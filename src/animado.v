==> flow/design.v <==
`timescale 1ns / 1ps
module animado(
   input reset,clk,
   input [9:0] pix_y, pix_x,
   input wire video_on,
   output  [11:0] rgbtext
    );
    	localparam media1v_left=464;
    	localparam media1v_right=465;
    	localparam media1v_y_t = 279;
    	localparam media1v_y_b = 291;
    	wire  media1v_on;
    	assign media1v_on = (media1v_left<=pix_x) && (pix_x<=media1v_right) &&
    	(media1v_y_t<=pix_y) && (pix_y<=media1v_y_b);
    	localparam media2v_left=483;
    	localparam media2v_right=484;
    	localparam media2v_y_t = 279;
    	localparam media2v_y_b = 291;
    	wire  media2v_on;
    	assign media2v_on = (media2v_left<=pix_x) && (pix_x<=media2v_right) &&
    	(media2v_y_t<=pix_y) && (pix_y<=media2v_y_b);
    	localparam media1h_left=465;
    	localparam media1h_right=483;
    	localparam media1h_y_t = 279;
    	localparam media1h_y_b = 280;
    	wire  media1h_on;
    	assign media1h_on = (media1h_left<=pix_x) && (pix_x<=media1h_right) &&
    	(media1h_y_t<=pix_y) && (pix_y<=media1h_y_b);
    	localparam media2h_left=465;
    	localparam media2h_right=483;
    	localparam media2h_y_t = 290;
    	localparam media2h_y_b = 291;
    	wire  media2h_on;
    	assign media2h_on = (media2h_left<=pix_x) && (pix_x<=media2h_right) &&
    	(media2h_y_t<=pix_y) && (pix_y<=media2h_y_b);
    	localparam media1v2_left=486;
    	localparam media1v2_right=487;
    	localparam media1v2_y_t = 279;  
    	localparam media1v2_y_b = 291;
    	wire  media1v2_on;
    	assign media1v2_on = (media1v2_left<=pix_x) && (pix_x<=media1v2_right) &&
    	(media1v2_y_t<=pix_y) && (pix_y<=media1v2_y_b);
    	localparam media2v2_left=505;
    	localparam media2v2_right=506;
    	localparam media2v2_y_t = 279;
    	localparam media2v2_y_b = 291;
    	wire  media2v2_on;
    	assign media2v2_on = (media2v2_left<=pix_x) && (pix_x<=media2v2_right) &&
    	(media2v2_y_t<=pix_y) && (pix_y<=media2v2_y_b);
    	localparam media1h2_left=487;
    	localparam media1h2_right=505;
    	localparam media1h2_y_t = 279;
    	localparam media1h2_y_b = 280;
    	wire  media1h2_on;
    	assign media1h2_on = (media1h2_left<=pix_x) && (pix_x<=media1h2_right) &&
    	(media1h2_y_t<=pix_y) && (pix_y<=media1h2_y_b);
    	localparam media2h2_left=487;
    	localparam media2h2_right=505;
    	localparam media2h2_y_t = 290;  
    	localparam media2h2_y_b = 291;
    	wire  media2h2_on;
    	assign media2h2_on = (media2h2_left<=pix_x) && (pix_x<=media2h2_right) &&
    	(media2h2_y_t<=pix_y) && (pix_y<=media2h2_y_b);
    	localparam media1v3_left=508;
    	localparam media1v3_right=509;
    	localparam media1v3_y_t = 279;  
    	localparam media1v3_y_b = 291;
    	wire  media1v3_on;
    	assign media1v3_on = (media1v3_left<=pix_x) && (pix_x<=media1v3_right) &&
    	(media1v3_y_t<=pix_y) && (pix_y<=media1v3_y_b);
    	localparam media2v3_left=527;
    	localparam media2v3_right=528;
    	localparam media2v3_y_t = 279;
    	localparam media2v3_y_b = 291;
    	wire  media2v3_on;
    	assign media2v3_on = (media2v3_left<=pix_x) && (pix_x<=media2v3_right) &&
    	(media2v3_y_t<=pix_y) && (pix_y<=media2v3_y_b);
    	localparam media1h3_left=509;
    	localparam media1h3_right=527;
    	localparam media1h3_y_t = 279;
    	localparam media1h3_y_b = 280;
    	wire  media1h3_on;
    	assign media1h3_on = (media1h3_left<=pix_x) && (pix_x<=media1h3_right) &&
    	(media1h3_y_t<=pix_y) && (pix_y<=media1h3_y_b);
    	localparam media2h3_left=509;
    	localparam media2h3_right=527;
    	localparam media2h3_y_t = 290;  
    	localparam media2h3_y_b = 291;
    	wire  media2h3_on;
    	assign media2h3_on = (media2h3_left<=pix_x) && (pix_x<=media2h3_right) &&
    	(media2h3_y_t<=pix_y) && (pix_y<=media2h3_y_b);
      	localparam fecha1v_left=530;
      	localparam fecha1v_right=531;
      	localparam fecha1v_y_t = 279;
      	localparam fecha1v_y_b = 291;
      	wire  fecha1v_on;
      	assign fecha1v_on = (fecha1v_left<=pix_x) && (pix_x<=fecha1v_right) &&
      	(fecha1v_y_t<=pix_y) && (pix_y<=fecha1v_y_b);
      	localparam fecha2v_left=549;
      	localparam fecha2v_right=550;
      	localparam fecha2v_y_t = 279;  
      	localparam fecha2v_y_b = 291;
      	wire  fecha2v_on;
      	assign fecha2v_on = (fecha2v_left<=pix_x) && (pix_x<=fecha2v_right) &&
      	(fecha2v_y_t<=pix_y) && (pix_y<=fecha2v_y_b);
      	localparam fecha1h_left=531;
      	localparam fecha1h_right=549;
      	localparam fecha1h_y_t = 279;  
      	localparam fecha1h_y_b = 280;
      	wire  fecha1h_on;
      	assign fecha1h_on = (fecha1h_left<=pix_x) && (pix_x<=fecha1h_right) &&
      	(fecha1h_y_t<=pix_y) && (pix_y<=fecha1h_y_b);
      	localparam fecha2h_left=531;
      	localparam fecha2h_right=549;
      	localparam fecha2h_y_t = 290;  
      	localparam fecha2h_y_b = 291;
      	wire  fecha2h_on;
      	assign fecha2h_on = (fecha2h_left<=pix_x) && (pix_x<=fecha2h_right) &&
      	(fecha2h_y_t<=pix_y) && (pix_y<=fecha2h_y_b);
      	localparam fecha1v2_left=552;
      	localparam fecha1v2_right=553;
      	localparam fecha1v2_y_t = 279;   
      	localparam fecha1v2_y_b = 291;
      	wire  fecha1v2_on;
      	assign fecha1v2_on = (fecha1v2_left<=pix_x) && (pix_x<=fecha1v2_right) &&
      	(fecha1v2_y_t<=pix_y) && (pix_y<=fecha1v2_y_b);
      	localparam fecha2v2_left=571;
      	localparam fecha2v2_right=572;
      	localparam fecha2v2_y_t = 279;
      	localparam fecha2v2_y_b = 291;
      	wire  fecha2v2_on;
      	assign fecha2v2_on = (fecha2v2_left<=pix_x) && (pix_x<=fecha2v2_right) &&
      	(fecha2v2_y_t<=pix_y) && (pix_y<=fecha2v2_y_b);
      	localparam fecha1h2_left=553;
      	localparam fecha1h2_right=571;
      	localparam fecha1h2_y_t = 279; 
      	localparam fecha1h2_y_b = 280;
      	wire  fecha1h2_on;
      	assign fecha1h2_on = (fecha1h2_left<=pix_x) && (pix_x<=fecha1h2_right) &&
      	(fecha1h2_y_t<=pix_y) && (pix_y<=fecha1h2_y_b);
      	localparam fecha2h2_left=553;
      	localparam fecha2h2_right=571;
      	localparam fecha2h2_y_t = 290; 
      	localparam fecha2h2_y_b = 291;
      	wire  fecha2h2_on;
      	assign fecha2h2_on = (fecha2h2_left<=pix_x) && (pix_x<=fecha2h2_right) &&
      	(fecha2h2_y_t<=pix_y) && (pix_y<=fecha2h2_y_b);
localparam inity=280;
localparam endy=290;
localparam beginlight1X=465;
localparam beginlight2X=487;
localparam beginlight3X=509;
localparam beginlight4X=531;
localparam beginlight5X=553;
localparam endlight1X=483;
localparam endlight2X=505;
localparam endlight3X=527;
localparam endlight4X=549;
localparam endlight5X=571;
    wire light1,light2,light3,light4,light;
    assign light1=(beginlight1X<=pix_x) && (pix_x<=endlight1X) &&(inity<=pix_y) && (pix_y<=endy);
    assign light2=(beginlight2X<=pix_x) && (pix_x<=endlight2X) &&(inity<=pix_y) && (pix_y<=endy);
    assign light3=(beginlight3X<=pix_x) && (pix_x<=endlight3X) &&(inity<=pix_y) && (pix_y<=endy);
    assign light4=(beginlight4X<=pix_x) && (pix_x<=endlight4X) &&(inity<=pix_y) && (pix_y<=endy);
    assign light5=(beginlight5X<=pix_x) && (pix_x<=endlight5X) &&(inity<=pix_y) && (pix_y<=endy);
reg [7:0] count1reg;
reg [11:0] count2reg;
reg [2:0] count2regaux;
reg [2:0] count2regaux2;
reg [4:0] fast1;
reg [1:0] fast2;
always @(posedge clk)begin
    if(reset) begin
          count1reg<=0;
			 fast1<=0;
    end
    else if((pix_y==0) && (pix_x==0)) begin
          count1reg<=count1reg+1;
			 fast1<=fast1+1;
			 end
	 else begin
			 count1reg<=count1reg;
			 fast1<=fast1;
    end
end
always @(posedge clk)begin
    if(reset) begin
      count2reg<=0;
			 count2regaux<=0;
			 count2regaux2<=0;
			 fast2<=0;
          end
    else if(count1reg==255) begin
			 count2regaux<=count2regaux+1;
			 count2regaux2<=count2regaux2+1;
			 end
	 else if(count2regaux==5)begin
			 count2regaux<=0;
			 count2reg<=count2reg+1;
			 end
	else if(fast1==31)begin   
			 fast2<=fast2+1;
			 end
	 else begin
			 count2reg<=count2reg;
			 count2regaux<=count2regaux;
			 fast2<=fast2;
		 end
end
reg  [7:0] rgb1;
reg  [7:0] rgb2;
reg  [7:0] rgb3;
reg  [7:0] rgb4;
reg  [7:0] rgb5;
parameter s0=0,s1=1,s2=2,s3=3,s4=4;
reg [1:0] state;
always @(posedge clk) begin
	if(reset)begin
		  rgb1<=0;
		  rgb2<=0;
		  rgb3<=0;
		  rgb4<=0;
		  rgb5<=0;
	end
	else begin
			if(count2regaux==0) begin
					  rgb1 <= {count2reg[11:8],count2reg[7:4],count2reg[3:0]};
						rgb2 <=0;
						rgb3 <=0;
						rgb4 <=0;
						rgb5 <=0;
			end
			else if(count2regaux==1) begin
					   rgb1 <={count2reg[11:8],count2reg[7:4],count2reg[3:0]};
						rgb2 <={count2reg[11:8],count2reg[7:4],count2reg[3:0]};
						rgb3 <=0;
						rgb4 <=0;
						rgb5 <=0;
			end
			else if(count2regaux==2) begin
					   rgb1 <={count2reg[11:8],count2reg[7:4],count2reg[3:0]};
						rgb2 <={count2reg[11:8],count2reg[7:4],count2reg[3:0]};
						rgb3 <={count2reg[11:8],count2reg[7:4],count2reg[3:0]};
						rgb4 <=0;
						rgb5 <=0;
			end
			else if(count2regaux==3) begin
					   rgb1 <={1'b0,1'b0,1'b0,1'b0,count2reg[7:4],count2reg[3:0]};;
						rgb2 <={1'b0,1'b0,1'b0,1'b0,count2reg[7:4],count2reg[3:0]};;
						rgb3 <={1'b0,1'b0,1'b0,1'b0,count2reg[7:4],count2reg[3:0]};;
						rgb4 <={1'b0,1'b0,1'b0,1'b0,count2reg[7:4],count2reg[3:0]};;
						rgb5 <=0;
			end
			else if(count2regaux==4) begin
					   rgb1 <={count2reg[11:8],count2reg[7:4],count2reg[3:0]};
						rgb2 <={count2reg[11:8],count2reg[7:4],count2reg[3:0]};
						rgb3 <={count2reg[11:8],count2reg[7:4],count2reg[3:0]};
						rgb4 <={count2reg[11:8],count2reg[7:4],count2reg[3:0]};
						rgb5 <={count2reg[11:8],count2reg[7:4],count2reg[3:0]};
			end
			else begin
						rgb1 <=count2regaux;
						rgb2 <=count2regaux;
						rgb3 <=count2regaux;
						rgb4 <=count2regaux;
						rgb5 <=count2regaux;
			end
		end
end
reg [11:0]  rgbnumero;
always@(posedge clk)
			if(reset)
					rgbnumero<=12'h00;
			else begin
						case(video_on)
						0: begin
								rgbnumero<=12'h00;
								end
						1: begin
									if(light1)
										rgbnumero<=rgb1;
									else if(light2 )
										rgbnumero<=rgb2;
									else if(light3 )
										rgbnumero<=rgb3;
								   else if(light4 )
										rgbnumero<=rgb4;
                    else if(light5 )
                     rgbnumero<=rgb5;
                    else if (media1v_on | media2v_on | media1h_on | media2h_on |media1v2_on | media2v2_on|media1h2_on |media2h2_on |media1v3_on | media2v3_on|media1h3_on |media2h3_on)
                      rgbnumero<=12'hfff;
                    else if(fecha1v_on | fecha2v_on | fecha1h_on | fecha2h_on |fecha1v2_on | fecha2v2_on | fecha1h2_on | fecha2h2_on)
                      rgbnumero<=12'hfff;
                    else
										rgbnumero<=12'h000;
						   end
						default:rgbnumero<=12'h000;
						endcase
end
assign rgbtext=rgbnumero;
endmodule
### Step by step through the tools: animado

The steps from the RTL of animado to its reports follow in flow order.
Line numbers count from 1 in the design file above.
Operators carry their Yosys type and port widths (W data, S select, Z words).
Cell names lack the library's common part.
The mark - stands for no value.

* design top: animado
* clock: clk
* standard-cell library: sky130hd
* timing corner: tt_025C_1v80

### Word-level counts

Yosys after proc, flatten, opt, wreduce and memory -nomap, before mapping. Memory bits, and registers merged into a memory's read port (data or address), are not among the register bits. Print and check cells are not counted. Equal cells are merged and count once.

* register bits after elaboration: 75

* reduce/logical cells: 75
* $add $sub $neg: 3
* $lt $le $gt $ge: 36
* bitwise logic cells: 20
* eq/ne operators: 6
* multiplexer cells: 15

Operators by type and width (count)
* $le A9 B10 Y1 const A: 11
* $le A10 B9 Y1 const B: 10
* $mux W12: 7
* $le A10 B10 Y1 const B: 8
* $le A10 B10 Y1 const A: 7
* $logic_and A1 B1 Y1: 66
* $mux W8: 5
* $pmux W12 S2: 1
* $logic_not A10 Y1: 2
* $or A1 B1 Y1: 18
* $add A12 B1 Y12 const B: 1
* $add A8 B1 Y8 const B: 1
* $eq A8 B8 Y1 const B: 1
* $eq A3 B2 Y1 const B: 2
* $eq A3 B3 Y1 const B: 2
* $mux W3: 2
* $reduce_or A5 Y1: 1
* $reduce_or A4 Y1: 1
* $add A3 B1 Y3 const B: 1
* $eq A3 B1 Y1 const B: 1
* $logic_not A3 Y1: 1
* $reduce_or A3 Y1: 1
* $not A1 Y1: 2
* $reduce_and A2 Y1: 1
* $reduce_bool A2 Y1: 1
* $reduce_or A2 Y1: 1

### Depth

Yosys ltp: most cells in a row. Word level: on the elaborated netlist, between registers, memories and ports. Mapped: between sequential cells and ports; inverters and the memories' decode and read muxes count.

* word-level depth: 22
* ABC_AREA: 1
* gate-level depth with buffers: 18
* gate-level depth less buffers: 17

### Synthesis result

Source: synth_stat.txt of the flow (Yosys; design flattened, memories mapped). It holds for the ABC_AREA given above (unset counts as 0); a run with the other value may have another netlist.
The area totals of this step are shown rounded.

* mapped flip-flops: 68
* buffer cells: 15
* standard cells after synthesis: 544
* mapped area: 0.00363 mm^2
* sequential area: 0.00136 mm^2

Cells by type
* dfxtp_1: count 68, area in all 1.36E+03 um^2
* nand2_1: count 108, area in all 405.389 um^2
* inv_1: count 71, area in all 266.506 um^2
* nor2_1: count 70, area in all 262.752 um^2
* nand3_1: count 30, area in all 150.144 um^2
* a21oi_1: count 29, area in all 145.139 um^2
* nor3_1: count 28, area in all 140.134 um^2
* o21ai_0: count 23, area in all 115.11 um^2
* ha_1: count 7, area in all 87.584 um^2
* nand4_1: count 9, area in all 56.304 um^2
* nor2_2: count 9, area in all 56.304 um^2
* o211ai_1: count 7, area in all 52.55 um^2
* a31oi_1: count 8, area in all 50.048 um^2
* o21ai_1: count 10, area in all 50.048 um^2
* inv_2: count 10, area in all 37.536 um^2
* nor4_1: count 6, area in all 37.536 um^2
* buf_2: count 7, area in all 35.034 um^2
* buf_4: count 4, area in all 30.029 um^2

Not listed: further types 23, cells in them 40.

### Worst setup path after synthesis

Source: OpenSTA report_checks on the synthesized netlist (no wires, ideal clock, input and output delay 20% of the period each), path of least setup slack; recovery checks are left aside. Register names are those of the netlist, which keeps one name where synthesis merged equal registers.

* kind: input -> register
* from: input port pix_x[5]
* to: register rgbnumero[0]
* external input delay: 506 ps
* delay of the path: 1464 ps
* data required time: 2411 ps
* setup slack: 559 ps
* launch time at the first pin: 506 ps
* stages on the path: 14
* period: 2530 ps
* arrival: 1851 ps
* synthesis period reached: 1971 ps

"delay of the path" is the arrival time less input delay plus setup time.
"stages on the path": output pins that drive a net of the path, with the launching flip-flop's if there is one; two outputs of one cell count as two.
"synthesis period reached" = period - worst setup slack (recovery checks aside). The figure is calculated, with input and output delays left at 20% of the set period.
The rows between start and end are the longest chain of elaborated cells between them; the timing report does not say that the signal goes this way. Where chains are equally long, one stands for them.
Each line given opens the expression or statement behind the cell; cells for indexed reads and writes are added by Yosys, which also makes memories of some case tables.
A register here has more assigning lines than the two given.

* cell sequence: buf_2 -> nand2_1 -> nor2_1 -> o21ai_1 -> nand2_1 -> o21ai_1 -> nor2_2 -> clkinv_2 -> nor2_2 -> nor2_1 -> inv_2 -> nor2_1 -> nand2_1 -> a21oi_1
* length of the longest elaborated chain: 22

RTL lines, path post-synthesis
* from (decl): RTL line 4 `input [9:0] pix_y, pix_x,`
* $le A9 B10 Y1: RTL line 13 `assign media1v_on = (media1v_left<=pix_x) && (pix_x<=media1v_right) &&`
* $logic_and A1 B1 Y1 x3: RTL line 13
* $or A1 B1 Y1 x11: RTL line 290 `else if (media1v_on | media2v_on | media1h_on | media2h_on |media1v2_on | media2v2_on|media1h2_on |media2h2_on ...`
* $mux W12: RTL line 290
* $mux W12: RTL line 288 `else if(light5 )`
* $mux W12: RTL line 286 `else if(light4 )`
* $mux W12: RTL line 284 `else if(light3 )`
* $mux W12: RTL line 282 `else if(light2 )`
* $mux W12: RTL line 280 `if(light1)`
* $pmux W12 S2: RTL line 275 `case(video_on)`
* to (assign): RTL line 281 `rgbnumero<=rgb1;`
* to (assign): RTL line 283 `rgbnumero<=rgb2;`
* to (decl): RTL line 270 `reg [11:0]  rgbnumero;`

### Worst path after layout

Path of least setup slack in the final report of run A (OpenROAD, finished layout, wires in). Where an end is a register, its clock arrival counts in the times.
The path's times are printed in steps of 10 ps; the period is the one set.

* kind: input -> register
* from: input port pix_y[8]
* to: register count1reg[6]
* launch time at the first pin: 390 ps
* period: 1960 ps
* arrival: 2230 ps
* setup slack: -20 ps
* stages on the path: 10
* data required time: 2210 ps
* external input delay: 390 ps

The rows between start and end are the longest chain of elaborated cells between them; the timing report does not say that the signal goes this way. Where chains are equally long, one stands for them.
A register here has more assigning lines than the two given.

* cell sequence: clkdlybuf4s50_1 -> nor2_2 -> inv_1 -> nor3_2 -> nand3_2 -> nor3_2 -> nand2_1 -> nor2_2 -> nand2_1 -> a221oi_1
* length of the longest elaborated chain: 2

RTL lines, path after layout
* from (decl): RTL line 4 `input [9:0] pix_y, pix_x,`
* $logic_not A10 Y1: RTL line 177 `else if((pix_y==0) && (pix_x==0)) begin`
* $logic_and A1 B1 Y1: RTL line 177
* to (assign): RTL line 178 `count1reg<=count1reg+1;`
* to (assign): RTL line 182 `count1reg<=count1reg;`
* to (decl): RTL line 166 `reg [7:0] count1reg;`

==> results <==
Below are 2 stored runs of the flow (Yosys, OpenROAD; platform sky130hd) on animado, each with its settings and what was measured, unordered. Constraints: input delay and output delay 20% of the set period each, output load 0.01 pF.
By "period reached" is meant the clock period of the run minus its worst setup slack. This is arithmetic on one report: input and output delays are still those of the set period (20% each).
By "time of the worst setup path" is meant the share of the clock period that the worst setup path is allowed (20% is reserved at inputs, 20% at outputs), minus its slack. Clock arrival times at its registers enter into it.
"power consumption" rests on the timing tool's default activity at the inputs, not on a simulated workload.
"time of the worst setup path" is given in steps of 10 ps.
The measured numbers are rounded.

### Run A

Settings: `period_ns=1.96`, `CORE_UTILIZATION=57`, `SETUP_SLACK_MARGIN=-0.06`, `CORE_MARGIN=7`, `TNS_END_PERCENT=15`, `ABC_AREA=1`, `GPL_TIMING_DRIVEN=1`, `MAX_ROUTING_LAYER=met5`, `CAP_MARGIN=20`, `SLEW_MARGIN=20`

- Power consumption: 3.07 mW
- Chip area after synthesis (Yosys): 0.00363 mm^2
- Time of the worst setup path: 1590 ps
- Worst setup path kind: input -> register
- Smallest setup slack: -18 ps
- Full die area: 0.00881 mm^2
- Utilization: 80.5%
- Total negative slack: -18 ps
- Period reached: 1978 ps
- Standard-cell area after routing: 0.00485 mm^2

### Run B

Settings: `period_ns=2.43`, `CORE_UTILIZATION=29`, `PLACE_DENSITY_LB_ADDON=0.03`, `HOLD_SLACK_MARGIN=0.11`, `CORE_ASPECT_RATIO=0.86`, `CELL_PAD_IN_SITES_GLOBAL_PLACEMENT=0`, `TNS_END_PERCENT=55`, `CTS_CLUSTER_SIZE=19`, `CAP_MARGIN=40`, `MAX_ROUTING_LAYER=met4`, `CORE_MARGIN=2`, `SLEW_MARGIN=20`

- Power consumption: 2.42 mW
- Chip area after synthesis (Yosys): 0.00336 mm^2
- Time of the worst setup path: 1920 ps
- Worst setup path kind: input -> register
- Smallest setup slack: 26 ps
- Full die area: 0.0125 mm^2
- Utilization: 41.7%
- Total negative slack: 0 ps
- Period reached: 2404 ps
- Standard-cell area after routing: 0.00472 mm^2

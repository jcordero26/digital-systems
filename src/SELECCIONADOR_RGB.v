==> flow/design.v <==
`timescale 1ns / 1ps
module SELECCIONADOR_RGB(
    input clk,
    input wire video_on,reset,
    input wire [9:0] pix_x,pix_y,
    input wire [11:0] rgb_numero_hora,rgb_numero_fecha,rgb_numero_timer,
    input wire [11:0] rgb_ring,rgb_letra,rgb_bordes,rgb_simbolo,rgb_imagen,rgb_animado,
    output wire [11:0] rgb_screen,
    output reg okh,okf,okt
    );
        wire hour1on,hour2on,hour3on;
        wire date1on,date2on,date3on;
        wire timer1on,timer2on,timer3on;
        wire fecha_word,hora_word,timer_word;
        wire barrafecha_on;
        wire ruedaon1_on , ruedaon1_on2 , ruedaon1_on3 , ruedaon1_on4;
        wire teclado_word;
        wire ring_word;
        wire  onfoto;
        wire animation;
    assign hour1on=(96<=pix_x) && (pix_x<=159) &&(64<=pix_y) && (pix_y<=127);
    assign hour2on=(224<=pix_x) && (pix_x<=287) &&(64<=pix_y) && (pix_y<=127);
    assign hour3on=(352<=pix_x) && (pix_x<=415) &&(64<=pix_y) && (pix_y<=127);
    assign date1on=(96<=pix_x) && (pix_x<=159) &&(192<=pix_y) && (pix_y<=255);
    assign date2on=(224<=pix_x) && (pix_x<=287) &&(192<=pix_y) && (pix_y<=255);
    assign date3on=(352<=pix_x) && (pix_x<=415) &&(192<=pix_y) && (pix_y<=255);
    assign timer1on=(96<=pix_x) && (pix_x<=159) &&(320<=pix_y) && (pix_y<=383);
    assign timer2on=(224<=pix_x) && (pix_x<=287) &&(320<=pix_y) && (pix_y<=383);
    assign timer3on=(352<=pix_x) && (pix_x<=415) &&(320<=pix_y) && (pix_y<=383);
    assign ruedaon1_on  = (180 < pix_x) && (pix_x < 206) && (68 < pix_y) && (pix_y < 124);
    assign ruedaon1_on2 = (180 < pix_x) && (pix_x < 206) && (324 < pix_y) && (pix_y < 380);
    assign ruedaon1_on3 = (308 < pix_x) && (pix_x < 332) && (68 < pix_y) &&  (pix_y < 124);
    assign ruedaon1_on4 = (308 < pix_x) && (pix_x < 332) &&(324 < pix_y) && (pix_y < 380);
    assign barrafecha_on=((185<pix_x) && (pix_x<205) && (188<pix_y) && (pix_y<260))|
         ((311<pix_x) && (pix_x<331) && (188<pix_y) && (pix_y<260));
    assign fecha_word=(15<=pix_x) && (pix_x<=75) &&(210<=pix_y) && (pix_y<=240);
    assign hora_word=(15<=pix_x) && (pix_x<=75) &&(72<=pix_y) && (pix_y<=110);
    assign timer_word=(15<=pix_x) && (pix_x<=75) &&(325<=pix_y) && (pix_y<=355);
    assign teclado_word=(470<=pix_x) && (pix_x<=565) &&(36<=pix_y) && (pix_y<=60);
    assign ring_word=(460<=pix_x) && (pix_x<=520) &&(330<=pix_y) && (pix_y<=402);
    assign onfoto =(460<pix_x) && (pix_x<580) &&(64<pix_y) && (pix_y<272);
    assign animation =(460<pix_x) && (pix_x<575) &&(277<pix_y) && (pix_y<293);
reg [11:0] rgb_screenreg;
always@(posedge clk)
    if(reset) begin
          rgb_screenreg<=0;
          okf<=0;
          okh<=0;
          okt<=0;
    end
    else begin
        case(video_on)
        0:  begin
            			rgb_screenreg<=0;
            end
        1:  begin
              if  (hour1on | hour2on | hour3on ) begin    
                    	rgb_screenreg <= rgb_numero_hora;
                      okh<=1;end
              else if ( date1on | date2on | date3on )begin   
                      rgb_screenreg <= rgb_numero_fecha;
                      okf<=1;end
              else if ( timer1on | timer2on | timer3on) begin   
                      rgb_screenreg <= rgb_numero_timer;
                      okt<=1;end
              else if(fecha_word | hora_word)    
                      rgb_screenreg <= rgb_letra;
              else if(timer_word | teclado_word)   
                      rgb_screenreg <= rgb_letra;
              else if (barrafecha_on  | ruedaon1_on4 )  
                      rgb_screenreg <= rgb_simbolo;
              else if ( ruedaon1_on | ruedaon1_on2 | ruedaon1_on3)  
                      rgb_screenreg <= rgb_simbolo;
              else if( ring_word )   
                      rgb_screenreg <= rgb_ring;
              else if(onfoto)    
                      rgb_screenreg <= rgb_imagen;
              else if(animation)    
                      rgb_screenreg <= rgb_animado;
              else     
                      rgb_screenreg <= rgb_bordes;
              end
          default: rgb_screenreg<=12'h000;
          endcase
    end
 assign rgb_screen=rgb_screenreg;
endmodule
## From RTL to reports: SELECCIONADOR_RGB

What the tools print for SELECCIONADOR_RGB, step after step.
Line numbers count from 1 in the design file above.
Operators: Yosys type, input widths -> output width; for muxes data width and select width s.
A cell with - has no value.

- Design top: SELECCIONADOR_RGB
- Clock: clk
- Cell library: sky130hd
- Corner: tt_025C_1v80

## Word-level counts

Yosys after proc, flatten, opt, wreduce and memory -nomap, before mapping. Enables and synchronous resets that opt folds into registers are not counted as muxes. Memory bits, and registers merged into a memory's read port (data or address), are not among the register bits. Print and check cells are not counted. Equal cells are merged and count once.

- Order comparisons: 49
- Mux-type cells: 11
- Bitwise logic cells: 15
- Reductions and logical operators: 59

Operators with widths:

| kind | number |
|---|---|
| $mux 12 | 10 |
| $lt 10x9->1 const B | 6 |
| $le 9x10->1 const A | 6 |
| $logic_and 1x1->1 | 56 |
| $le 10x9->1 const B | 5 |
| $lt 9x10->1 const A | 5 |
| $le 10x7->1 const B | 3 |
| $le 10x8->1 const B | 3 |
| $le 7x10->1 const A | 3 |
| $le 8x10->1 const A | 3 |
| $lt 8x10->1 const A | 3 |
| $pmux 12 s2 | 1 |
| $le 10x10->1 const B | 2 |
| $lt 10x10->1 const B | 2 |
| $lt 10x8->1 const B | 2 |
| $lt 7x10->1 const A | 2 |
| $or 1x1->1 | 12 |
| $le 10x6->1 const B | 1 |
| $lt 10x7->1 const B | 1 |
| $le 4x10->1 const A | 1 |
| $le 6x10->1 const A | 1 |
| $reduce_and 4->1 | 1 |
| $not 1->1 | 3 |
| $reduce_and 3->1 | 1 |
| $reduce_and 2->1 | 1 |

- Register bits after elaboration: 15
- Output and inout bits: 15

## Logic depth

Longest topological path by Yosys (ltp), each cell counted once; first at word level (registers and memories cut), then after technology mapping (sequential cells cut; the memories' decode and read muxes count).

- Depth in word-level cells: 15
- ABC_AREA: 0
- Gate-level depth with buffers: 10
- Mapped depth without buffers: 7

## Netlist

The flow's flattened synthesis, as Yosys stat reports it; memories are mapped. The netlist is that of the ABC_AREA named above (0 if unset); the other value can give another one.

Cell types:

| cell | number | total area (sq um) |
|---|---|---|
| sky130_fd_sc_hd__dfxtp_1 | 15 | 300.288 |
| sky130_fd_sc_hd__mux2i_1 | 24 | 240.23 |
| sky130_fd_sc_hd__mux2_2 | 12 | 135.13 |
| sky130_fd_sc_hd__a211o_1 | 13 | 113.859 |
| sky130_fd_sc_hd__a31oi_1 | 18 | 112.608 |
| sky130_fd_sc_hd__nor2_1 | 29 | 108.854 |
| sky130_fd_sc_hd__o221ai_1 | 12 | 105.101 |
| sky130_fd_sc_hd__nand2_1 | 22 | 82.579 |
| sky130_fd_sc_hd__a21oi_1 | 15 | 75.072 |
| sky130_fd_sc_hd__buf_2 | 13 | 65.062 |
| sky130_fd_sc_hd__o21ai_0 | 7 | 35.034 |
| sky130_fd_sc_hd__buf_6 | 3 | 33.782 |
| sky130_fd_sc_hd__nand2b_1 | 5 | 31.28 |
| sky130_fd_sc_hd__clkbuf_1 | 8 | 30.029 |
| sky130_fd_sc_hd__o2111ai_1 | 3 | 26.275 |
| sky130_fd_sc_hd__nand4_1 | 4 | 25.024 |
| sky130_fd_sc_hd__nor3_1 | 5 | 25.024 |
| sky130_fd_sc_hd__nand3_1 | 4 | 20.019 |

Other cell types: 31; their cells: 48.

- Mapped cells: 260
- Synthesis area: 1936.9 sq um
- Sequential part of the area: 300.3 sq um
- Flip-flops: 15
- Buffer cells: 25

## Timing after synthesis

OpenSTA on the mapped netlist: ideal clock, no wires. The path of least setup slack (recovery checks aside). Input and output delay are each 20% of the period. Register names are those of the netlist, which keeps one name where synthesis merged equal registers.

- Path kind: input to register
- Start point: input port pix_x[4]
- End point: register rgb_screenreg[0]
- Clock period: 2.44 ns
- Input delay: 0.488 ns
- Launch time at the first pin: 0.488 ns
- Data arrival time: 1.999 ns
- Required time: 2.318 ns
- Slack: 0.319 ns
- Path delay: 1.633 ns
- Stages on the path: 8
- Synthesis period reached: 2.121 ns

"path delay" = arrival - input delay + setup time.
"stages on the path" counts driving pins, that of a launching flip-flop among them; a cell with two outputs on the path counts twice.
"synthesis period reached" is the clock period less the worst setup slack; recovery checks do not enter. This is arithmetic on one report: input and output delays are still those of the set period (20% each).
The rows between start and end are the longest chain of elaborated cells between them; the timing report does not say that the signal goes this way. Where chains are equally long, one stands for them.
A line is the first line of the expression or statement that the cell stems from. Yosys adds cells for indexed reads and writes and turns some case tables into memories.
At most two assigning lines are given for a register; there are more.

- Cells stage by stage: sky130_fd_sc_hd__buf_2 > sky130_fd_sc_hd__a211o_1 > sky130_fd_sc_hd__a311o_1 > sky130_fd_sc_hd__nor4_1 > sky130_fd_sc_hd__a31oi_1 > sky130_fd_sc_hd__buf_2 > sky130_fd_sc_hd__o221ai_1 > sky130_fd_sc_hd__a31oi_1
- Cells in the longest elaborated chain: 15
- Elaborated cells between the ends (all ways): 102
- Classes of those cells: compare: 23; mux: 11; logic: 12; reduce/logical: 56

Ends and longest elaborated chain, post-synthesis:

| element | RTL line | text |
|---|---|---|
| start: declaration | 5 | `input wire [9:0] pix_x,pix_y,` |
| $lt 9x10->1 | 42 | `assign animation =(460<pix_x) && (pix_x<575) &&(277<pix_y) && (pix_y<293);` |
| $logic_and 1x1->1 x3 | 42 |  |
| $mux 12 | 78 | `else if(animation)` |
| $mux 12 | 76 | `else if(onfoto)` |
| $mux 12 | 74 | `else if( ring_word )` |
| $mux 12 | 72 | `else if ( ruedaon1_on \| ruedaon1_on2 \| ruedaon1_on3)` |
| $mux 12 | 70 | `else if (barrafecha_on  \| ruedaon1_on4 )` |
| $mux 12 | 68 | `else if(timer_word \| teclado_word)` |
| $mux 12 | 66 | `else if(fecha_word \| hora_word)` |
| $mux 12 | 63 | `else if ( timer1on \| timer2on \| timer3on) begin` |
| $mux 12 | 60 | `else if ( date1on \| date2on \| date3on )begin` |
| $mux 12 | 57 | `if  (hour1on \| hour2on \| hour3on ) begin` |
| $pmux 12 s2 | 52 | `case(video_on)` |
| end: assignment | 58 | `rgb_screenreg <= rgb_numero_hora;` |
| end: assignment | 61 | `rgb_screenreg <= rgb_numero_fecha;` |
| end: declaration | 43 | `reg [11:0] rgb_screenreg;` |

## Path in the finished layout

From the final timing report of job 1: the path of least setup slack in the routed layout; clock arrival at registers is part of the times.

- Path kind: input to register
- Start point: input port pix_x[6]
- End point: register rgb_screenreg[3]
- Clock period: 3.72 ns
- Input delay: 0.74 ns
- Launch time at the first pin: 0.74 ns
- Data arrival time: 3.20 ns
- Required time: 3.85 ns
- Slack: 0.64 ns
- Stages on the path: 8

The rows between start and end are the longest chain of elaborated cells between them; the timing report does not say that the signal goes this way. Where chains are equally long, one stands for them.
At most two assigning lines are given for a register; there are more.

- Cells stage by stage: sky130_fd_sc_hd__clkdlybuf4s50_1 > sky130_fd_sc_hd__nor3_1 > sky130_fd_sc_hd__a22oi_1 > sky130_fd_sc_hd__nand3_1 > sky130_fd_sc_hd__o31ai_1 > sky130_fd_sc_hd__nor3_2 > sky130_fd_sc_hd__and3b_4 > sky130_fd_sc_hd__a31oi_1
- Cells in the longest elaborated chain: 15
- Elaborated cells between the ends (all ways): 102
- Classes of those cells: compare: 23; mux: 11; logic: 12; reduce/logical: 56

Ends and longest elaborated chain, post-layout:

| element | RTL line | text |
|---|---|---|
| start: declaration | 5 | `input wire [9:0] pix_x,pix_y,` |
| $lt 9x10->1 | 42 | `assign animation =(460<pix_x) && (pix_x<575) &&(277<pix_y) && (pix_y<293);` |
| $logic_and 1x1->1 x3 | 42 |  |
| $mux 12 | 78 | `else if(animation)` |
| $mux 12 | 76 | `else if(onfoto)` |
| $mux 12 | 74 | `else if( ring_word )` |
| $mux 12 | 72 | `else if ( ruedaon1_on \| ruedaon1_on2 \| ruedaon1_on3)` |
| $mux 12 | 70 | `else if (barrafecha_on  \| ruedaon1_on4 )` |
| $mux 12 | 68 | `else if(timer_word \| teclado_word)` |
| $mux 12 | 66 | `else if(fecha_word \| hora_word)` |
| $mux 12 | 63 | `else if ( timer1on \| timer2on \| timer3on) begin` |
| $mux 12 | 60 | `else if ( date1on \| date2on \| date3on )begin` |
| $mux 12 | 57 | `if  (hour1on \| hour2on \| hour3on ) begin` |
| $pmux 12 s2 | 52 | `case(video_on)` |
| end: assignment | 58 | `rgb_screenreg <= rgb_numero_hora;` |
| end: assignment | 61 | `rgb_screenreg <= rgb_numero_fecha;` |
| end: declaration | 43 | `reg [11:0] rgb_screenreg;` |

Memo
Re: implementation data of SELECCIONADOR_RGB

Module SELECCIONADOR_RGB, platform sky130hd: 2 stored runs of the flow (Yosys, OpenROAD) with differing settings, in no particular order. Input and output delays are each 20% of the period that was set; the output load is 0.01 pF.

### Job 1

Settings: `period_ns=3.72`, `CORE_UTILIZATION=21`, `PLACE_DENSITY_LB_ADDON=0.14`, `HOLD_SLACK_MARGIN=0.25`, `CELL_PAD_IN_SITES_DETAIL_PLACEMENT=0`, `TNS_END_PERCENT=30`, `CTS_CLUSTER_SIZE=17`, `CTS_CLUSTER_DIAMETER=375`, `MIN_ROUTING_LAYER=met1`, `CAP_MARGIN=20`, `CORE_MARGIN=2`, `SLEW_MARGIN=20`

- Area of the synthesized netlist: 1936.9 sq um
- Area inside the die boundary: 10007.0 sq um
- Standard-cell area of the final layout: 3512.1 sq um
- Worst setup slack after layout: 0.641 ns
- Sum of negative setup slack: 0.000 ns
- Worst hold slack in the final report: 0.485 ns

### Job 2

Settings: `period_ns=2.45`, `CORE_UTILIZATION=19`, `SETUP_SLACK_MARGIN=-0.11`, `CORE_ASPECT_RATIO=1.09`, `CELL_PAD_IN_SITES_GLOBAL_PLACEMENT=0`, `CELL_PAD_IN_SITES_DETAIL_PLACEMENT=0`, `ABC_AREA=1`, `GPL_ROUTABILITY_DRIVEN=1`, `CTS_CLUSTER_DIAMETER=109`, `SLEW_MARGIN=30`, `CAP_MARGIN=20`, `CORE_MARGIN=2`

- Area of the synthesized netlist: 2945.3 sq um
- Area inside the die boundary: 16514.3 sq um
- Standard-cell area of the final layout: 5332.6 sq um
- Worst setup slack after layout: 0.123 ns
- Sum of negative setup slack: 0.000 ns
- Worst hold slack in the final report: 0.454 ns

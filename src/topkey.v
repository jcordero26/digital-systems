==> flow/design.v <==
`timescale 1ns / 1ps
module keyout(
  input clk,reset,rx_done_tick,
  input [7:0] keycodeout,
  output  reg a_code,b_code,c_code,d_code,up_code,down_code,left_code,right_code
  );
reg [7:0] hexacode;
reg [7:0] offkey;
reg [7:0] keynext;
always @(posedge clk) begin
    if(reset) begin
    		 hexacode <= 8'h00;
        end
    else begin
		   if((rx_done_tick) && (offkey != 8'hf0))
         begin
            hexacode <= keycodeout;
           end
        else if((rx_done_tick) && (keycodeout == 8'hf0))
        		hexacode <= 0;
        else begin
            hexacode<=hexacode;
            end
    end
end
reg [1:0] contador;
always@(posedge clk) begin
	if(reset) begin
				contador<=0;
			  end
	 else if((rx_done_tick) && (keycodeout != 8'hf0) )begin
					contador<=contador+1;
					end
	 else if((rx_done_tick) && (keycodeout == 8'hf0))begin
					contador<=0;
					end
	 else
			contador<=contador;
end
always @(posedge clk) begin
    if(reset) begin
    		offkey <= 8'h00;
        end
    else begin
        if((rx_done_tick) && (keycodeout==8'hf0))begin
           offkey <= keycodeout[7:0];
           end
        else if(contador==1)begin
              offkey <= 8'h00;
            end
        else begin
        		offkey <= offkey;
           end
    end
end
always @(posedge clk) begin
    if(reset) begin
          a_code<=0;down_code<=1'b0;
          b_code<=0;up_code<=1'b0;
          c_code<=0;left_code<=1'b0;
          d_code<=0;right_code<=1'b0;
        end
    else begin
        case(hexacode)
        8'h15: begin    
                    a_code<=1'b1;
                      end
        8'h1d: begin    
                    b_code<=1'b1;
                      end
        8'h24: begin    
                    c_code<=1'b1;
                      end
        8'h5a: begin    
                    d_code<=1'b1;
                             end
        8'h75: begin
               up_code<=1'b1;
               end
        8'h72: begin
                down_code<=1'b1;
                end
        8'h6B: begin
                 left_code<=1'b1;
                 end
        8'h74: begin
                 right_code<=1'b1;
                 end
        default: begin
                  a_code<=0;down_code<=1'b0;
                  b_code<=0;up_code<=1'b0;
                  c_code<=0;left_code<=1'b0;
                  d_code<=0;right_code<=1'b0;
                end
        endcase
		  end
end
endmodule
`timescale 1ns / 1ps
module ps2_portreceiver(
  input clk,reset,
  input ps2d,ps2c, rx_en,
  output reg rx_done_tick,
  output wire [7:0] dout
    );
      localparam [1:0] idle=2'b00, dps=2'b01 , load=2'b10 ;
      reg [1:0] state_reg, state_next;
      reg [7:0] filter_reg;
      wire [7:0] filter_next;
      reg f_ps2c_reg ;
      wire f_ps2c_next ;
      reg [3:0] n_reg , n_next ;
      reg [10:0] b_reg , b_next ;
      wire fall_edge ;
always @(posedge clk, posedge reset)
    if (reset)
        begin
            filter_reg  <= 0;
            f_ps2c_reg <= 0;
        end
    else begin
            filter_reg<= filter_next;
            f_ps2c_reg<= f_ps2c_next;
        end
assign filter_next = {ps2c, filter_reg[7:1]};
assign f_ps2c_next = (filter_reg==8'b11111111) ? 1'b1:
                     (filter_reg == 8'b00000000) ? 1'b0 :
                     f_ps2c_reg;
assign fall_edge = f_ps2c_reg & ~f_ps2c_next;
always @(posedge clk, posedge reset)
      if (reset)
          begin
              state_reg <= idle;
              n_reg <= 0 ;
              b_reg <= 0 ;
          end
      else begin
              state_reg <= state_next ;
              n_reg <= n_next;
              b_reg <= b_next;
      end
always @* begin
          state_next = state_reg;
          rx_done_tick = 1'b0;
          n_next = n_reg;
          b_next = b_reg;
      case (state_reg)
      idle:
            if (fall_edge & rx_en)
            begin
                b_next = { ps2d, b_reg [10:1]} ;
                n_next = 4'b1001;
                state_next = dps;
            end
      dps:  
            if (fall_edge) begin
                b_next = { ps2d , b_reg [10:1] };
                if (n_reg==0)
                    state_next = load;
                else
                    n_next = n_reg - 1 ;
            end
      load:  
            begin
                  state_next = idle;
                  rx_done_tick = 1'b1 ;
            end
      endcase
end
assign dout = b_reg[8:1];
endmodule
`timescale 1ns / 1ps
module topkey(
  input clk,reset,
  input ps2d,ps2c, rx_en,
  output a,b,c,d,up,down,left,right
  );
    wire [7:0] dout;
    wire rx_done_tick;
         ps2_portreceiver  PS2(
             .clk(clk),.reset(reset),
             .ps2d(ps2d),.ps2c(ps2c), .rx_en(rx_en),
             .rx_done_tick(rx_done_tick),
             .dout(dout)
           );
          keyout  KEY(
              .clk(clk),
              .reset(reset),
              .rx_done_tick(rx_done_tick),
              .keycodeout(dout),
              .a_code(a),
              .b_code(b),
              .c_code(c),
              .d_code(d),
              .up_code(up),
              .down_code(down),
              .left_code(left),
              .right_code(right)
          );
endmodule
== Step by step through the tools: topkey ==
What the tools print for topkey, step after step.
Line numbers count from 1 in the design file above.
Operators: Yosys type, input widths -> output width; for muxes data width and select width s.
Cell names lack the library's common part.
Not given: n/a

* Top: topkey
* Clock: clk
* Cell library: sky130hd
* Library corner: tt_025C_1v80

== Word-level counts ==
Yosys after proc, flatten, opt, wreduce and memory -nomap, before mapping. Memory bits, and registers merged into a memory's read port (data or address), are not among the register bits. Print and check cells are not counted. Equal cells are merged and count once.

* Output and inout bits: 8
* Flip-flop bits (word level): 52
* Elaborated cells: 90
* Input port bits: 5

* $add $sub $neg: 2
* Eq/ne operators: 19
* Multiplexer cells: 28
* Bitwise logic cells: 3
* Reduce/logical cells: 22

{| class="wikitable"
|+ Operators with widths
! operator !! count
|-
| $reduce_or 7->1 || 8
|-
| $eq 8x7->1 const B || 5
|-
| $mux 8 || 4
|-
| $pmux 11 s2 || 1
|-
| $mux 11 || 2
|-
| $eq 8x5->1 const B || 2
|-
| $eq 8x8->1 const B || 2
|-
| $ne 8x8->1 const B || 2
|-
| $pmux 1 s2 || 8
|-
| $mux 4 || 3
|-
| $mux 2 || 5
|-
| $reduce_bool 2->1 || 4
|-
| $reduce_and 4->1 || 2
|-
| $eq 8x6->1 const B || 1
|-
| $logic_not 8->1 || 1
|-
| $pmux 4 s2 || 1
|-
| $ne 2x1->1 const B || 3
|-
| $pmux 2 s3 || 1
|-
| $eq 2x1->1 const B || 2
|-
| $sub 4x1->4 const B || 1
|-
| $logic_not 4->1 || 1
|-
| $logic_and 1x1->1 || 3
|-
| $reduce_and 3->1 || 1
|-
| $reduce_bool 3->1 || 1
|-
| $mux 1 || 3
|-
| $and 1x1->1 || 2
|-
| $add 2x1->2 const B || 1
|-
| $eq 2x2->1 const B || 1
|}

Not listed: further kinds 3, cells in them 3.

== Longest topological paths ==
Depth = most cells in a row (Yosys ltp): at word level without a register or memory, in the mapped netlist without a sequential cell, where the memories' decode and read muxes count.

* Depth in word-level cells: 8
* ABC_AREA: 0
* Mapped depth: 6
* Mapped depth without buffers: 6

== Synthesis result ==
The flow's flattened synthesis, as Yosys stat reports it; memories are mapped. The netlist is that of the ABC_AREA named above (0 if unset); the other value can give another one.
The area totals of this step are shown rounded.

{| class="wikitable"
|+ Cell types
! type !! count !! total area (µm²)
|-
| dfrtp_1 || 25 || 625.6
|-
| dfxtp_1 || 26 || 520.499
|-
| mux2_2 || 11 || 123.869
|-
| a21oi_1 || 19 || 95.091
|-
| o211ai_1 || 10 || 75.072
|-
| nand3_1 || 13 || 65.062
|-
| nor4b_1 || 5 || 43.792
|-
| nor4_4 || 2 || 42.541
|-
| nor2_1 || 11 || 41.29
|-
| a31oi_1 || 5 || 31.28
|-
| nand2b_1 || 5 || 31.28
|-
| nand4_1 || 5 || 31.28
|-
| o21ai_0 || 6 || 30.029
|-
| dfstp_2 || 1 || 26.275
|-
| inv_1 || 7 || 26.275
|-
| ha_1 || 2 || 25.024
|-
| nor2b_1 || 4 || 25.024
|-
| nor3b_1 || 3 || 22.522
|}

Not listed: further types 26, cells in them 41.

* Buffers: 8
* Synthesis area: 2180 µm²
* Cell count: 201
* Mapped flip-flops: 52
* Sequential area: 1170 µm²

By module: a second synthesis without flattening, with its own total; a netlist apart from the flattened one above.

* Cell total of the unflattened synthesis: 222
* Area (unflattened synthesis): 2360 µm²

Rows give one instance, submodules left out.

{| class="wikitable"
|+ By module
! module !! seq. area (µm²) !! instances !! area (µm²) !! cells
|-
| keyout || 520 || 1 || 1230 || 131
|-
| ps2_portreceiver || 652 || 1 || 1140 || 91
|-
| topkey || 0.0 || 1 || 0.0 || 0
|}

== Worst setup path after synthesis ==
Path of least setup slack by OpenSTA after synthesis, without wires, with an ideal clock, recovery checks aside; 20% of the period is set as input and as output delay. Where synthesis merged equal registers, the netlist keeps one of their names.

* Kind: register to register
* Start: reg PS2.filter_reg[4]
* End: reg PS2.n_reg[3]
* Arrival: 1574 ps
* Delay of the path: 1678 ps
* Setup slack: 122 ps
* Stages on the path: 5
* Period: 1800 ps
* Library setup time: 104 ps
* Data required time: 1696 ps
* Path buffers: 0
* Synthesis period reached: 1678 ps

"delay of the path" = arrival - input delay + setup time.
"stages on the path" counts driving pins, that of a launching flip-flop among them; a cell with two outputs on the path counts twice.
"synthesis period reached" is the clock period less the worst setup slack; recovery checks do not enter. This is arithmetic on one report: input and output delays are still those of the set period (20% each).
Between the ends stands the longest chain of elaborated cells between them, by number of cells; it is not shown to be the way that was timed. Of several equally long chains one is given.
Each line given opens the expression or statement behind the cell; cells for indexed reads and writes are added by Yosys, which also makes memories of some case tables.

* Cell sequence: dfrtp_1 nor4_4 nand4_4 or4_1 o311ai_1
* Cells in the longest elaborated chain: 8

{| class="wikitable"
|+ Ends and longest elaborated chain, after synthesis
! what !! line !! text
|-
| from (decl) || 108 || <nowiki>reg [7:0] filter_reg;</nowiki>
|-
| from (assign) || 118 || <nowiki>filter_reg  <= 0;</nowiki>
|-
| from (assign) || 122 || <nowiki>filter_reg<= filter_next;</nowiki>
|-
| $logic_not 8->1 || 127 || <nowiki>(filter_reg == 8'b00000000) ? 1'b0 :</nowiki>
|-
| $mux 1 || 127 ||
|-
| $mux 1 || 126 || <nowiki>assign f_ps2c_next = (filter_reg==8'b11111111) ? 1'b1:</nowiki>
|-
| $not 1->1 || 129 || <nowiki>assign fall_edge = f_ps2c_reg & ~f_ps2c_next;</nowiki>
|-
| $and 1x1->1 || 129 ||
|-
| $and 1x1->1 || 149 || <nowiki>if (fall_edge & rx_en)</nowiki>
|-
| $mux 4 || 149 ||
|-
| $pmux 4 s2 || 147 || <nowiki>case (state_reg)</nowiki>
|-
| to (assign) || 134 || <nowiki>n_reg <= 0 ;</nowiki>
|-
| to (assign) || 139 || <nowiki>n_reg <= n_next;</nowiki>
|-
| to (decl) || 112 || <nowiki>reg [3:0] n_reg , n_next ;</nowiki>
|}

== Path in the finished layout ==
From the final timing report of run 1: the path of least setup slack in the routed layout; clock arrival at registers is part of the times.
The path's times are printed in steps of 10 ps; the period is the one set.

* Kind: register to register
* Start: reg PS2.filter_reg[0]
* End: reg PS2.n_reg[2]
* Period: 1110 ps
* Arrival: 1940 ps
* Path buffers: 1
* Data required time: 1290 ps
* Stages on the path: 6
* Setup slack: -640 ps
* Library setup time: 110 ps

Between the ends stands the longest chain of elaborated cells between them, by number of cells; it is not shown to be the way that was timed. Of several equally long chains one is given.

* Cell sequence: dfrtp_1 nor4_4 buf_4 nand3_4 or3_4 a21boi_2
* Cells in the longest elaborated chain: 8

{| class="wikitable"
|+ Ends and longest elaborated chain, after layout
! what !! line !! text
|-
| from (decl) || 108 || <nowiki>reg [7:0] filter_reg;</nowiki>
|-
| from (assign) || 118 || <nowiki>filter_reg  <= 0;</nowiki>
|-
| from (assign) || 122 || <nowiki>filter_reg<= filter_next;</nowiki>
|-
| $logic_not 8->1 || 127 || <nowiki>(filter_reg == 8'b00000000) ? 1'b0 :</nowiki>
|-
| $mux 1 || 127 ||
|-
| $mux 1 || 126 || <nowiki>assign f_ps2c_next = (filter_reg==8'b11111111) ? 1'b1:</nowiki>
|-
| $not 1->1 || 129 || <nowiki>assign fall_edge = f_ps2c_reg & ~f_ps2c_next;</nowiki>
|-
| $and 1x1->1 || 129 ||
|-
| $and 1x1->1 || 149 || <nowiki>if (fall_edge & rx_en)</nowiki>
|-
| $mux 4 || 149 ||
|-
| $pmux 4 s2 || 147 || <nowiki>case (state_reg)</nowiki>
|-
| to (assign) || 134 || <nowiki>n_reg <= 0 ;</nowiki>
|-
| to (assign) || 139 || <nowiki>n_reg <= n_next;</nowiki>
|-
| to (decl) || 112 || <nowiki>reg [3:0] n_reg , n_next ;</nowiki>
|}

Subject: flow runs of topkey

Hi,

Stored flow runs of topkey (2 of them; Yosys, OpenROAD, sky130hd). They differ in their settings and are not a sequence. Constraints: input delay and output delay 20% of the set period each, output load 0.01 pF.
"reached clock period": clock period set for the run, less the worst setup slack. It is reckoned from that one timing run; input and output delays stay at 20% of the period that was set.
"time of the worst setup path" means the part of the period allowed to the worst setup path (the constraints hold back 20% at inputs and 20% at outputs) less its slack; where the path has registers, the arrival times of their clocks count too.
"power" is the tool's figure for a default switching activity; nothing was simulated.
"time of the worst setup path" is known to 10 ps.
The measured numbers are rounded.

=== Run 1 ===
{| class="wikitable"
! Setting !! Value
|-
| period_ns || 1.11
|-
| CORE_UTILIZATION || 45
|-
| SETUP_SLACK_MARGIN || 0.22
|-
| PLACE_DENSITY_LB_ADDON || 0.0
|-
| CORE_ASPECT_RATIO || 0.65
|-
| CTS_CLUSTER_DIAMETER || 193
|-
| MAX_ROUTING_LAYER || met4
|-
| CAP_MARGIN || 20
|-
| CORE_MARGIN || 2
|-
| SLEW_MARGIN || 20
|-
! Result !! Value
|-
| Reached clock period || 1753 ps
|-
| Area inside the die boundary || 5430 µm²
|-
| Utilization of the finished layout || 69.7%
|-
| Power || 0.00307 W
|-
| Standard-cell area after routing || 3240 µm²
|-
| Time of the worst setup path || 1750 ps
|-
| Class of the worst setup path || register to register
|-
| Total negative slack || -17200 ps
|-
| Lowest setup slack || -643 ps
|-
| Chip area after synthesis (Yosys) || 2180 µm²
|-
| Worst-case hold slack || 365 ps
|}

=== Run 2 ===
{| class="wikitable"
! Setting !! Value
|-
| period_ns || 1.44
|-
| CORE_UTILIZATION || 51
|-
| PLACE_DENSITY_LB_ADDON || 0.01
|-
| CELL_PAD_IN_SITES_DETAIL_PLACEMENT || 2
|-
| ABC_AREA || 1
|-
| GPL_ROUTABILITY_DRIVEN || 1
|-
| CTS_CLUSTER_SIZE || 62
|-
| MAX_ROUTING_LAYER || met5
|-
| CAP_MARGIN || 20
|-
| CORE_MARGIN || 2
|-
| SLEW_MARGIN || 20
|}
Did not finish, placement stopped with DPL-0033.

Regards
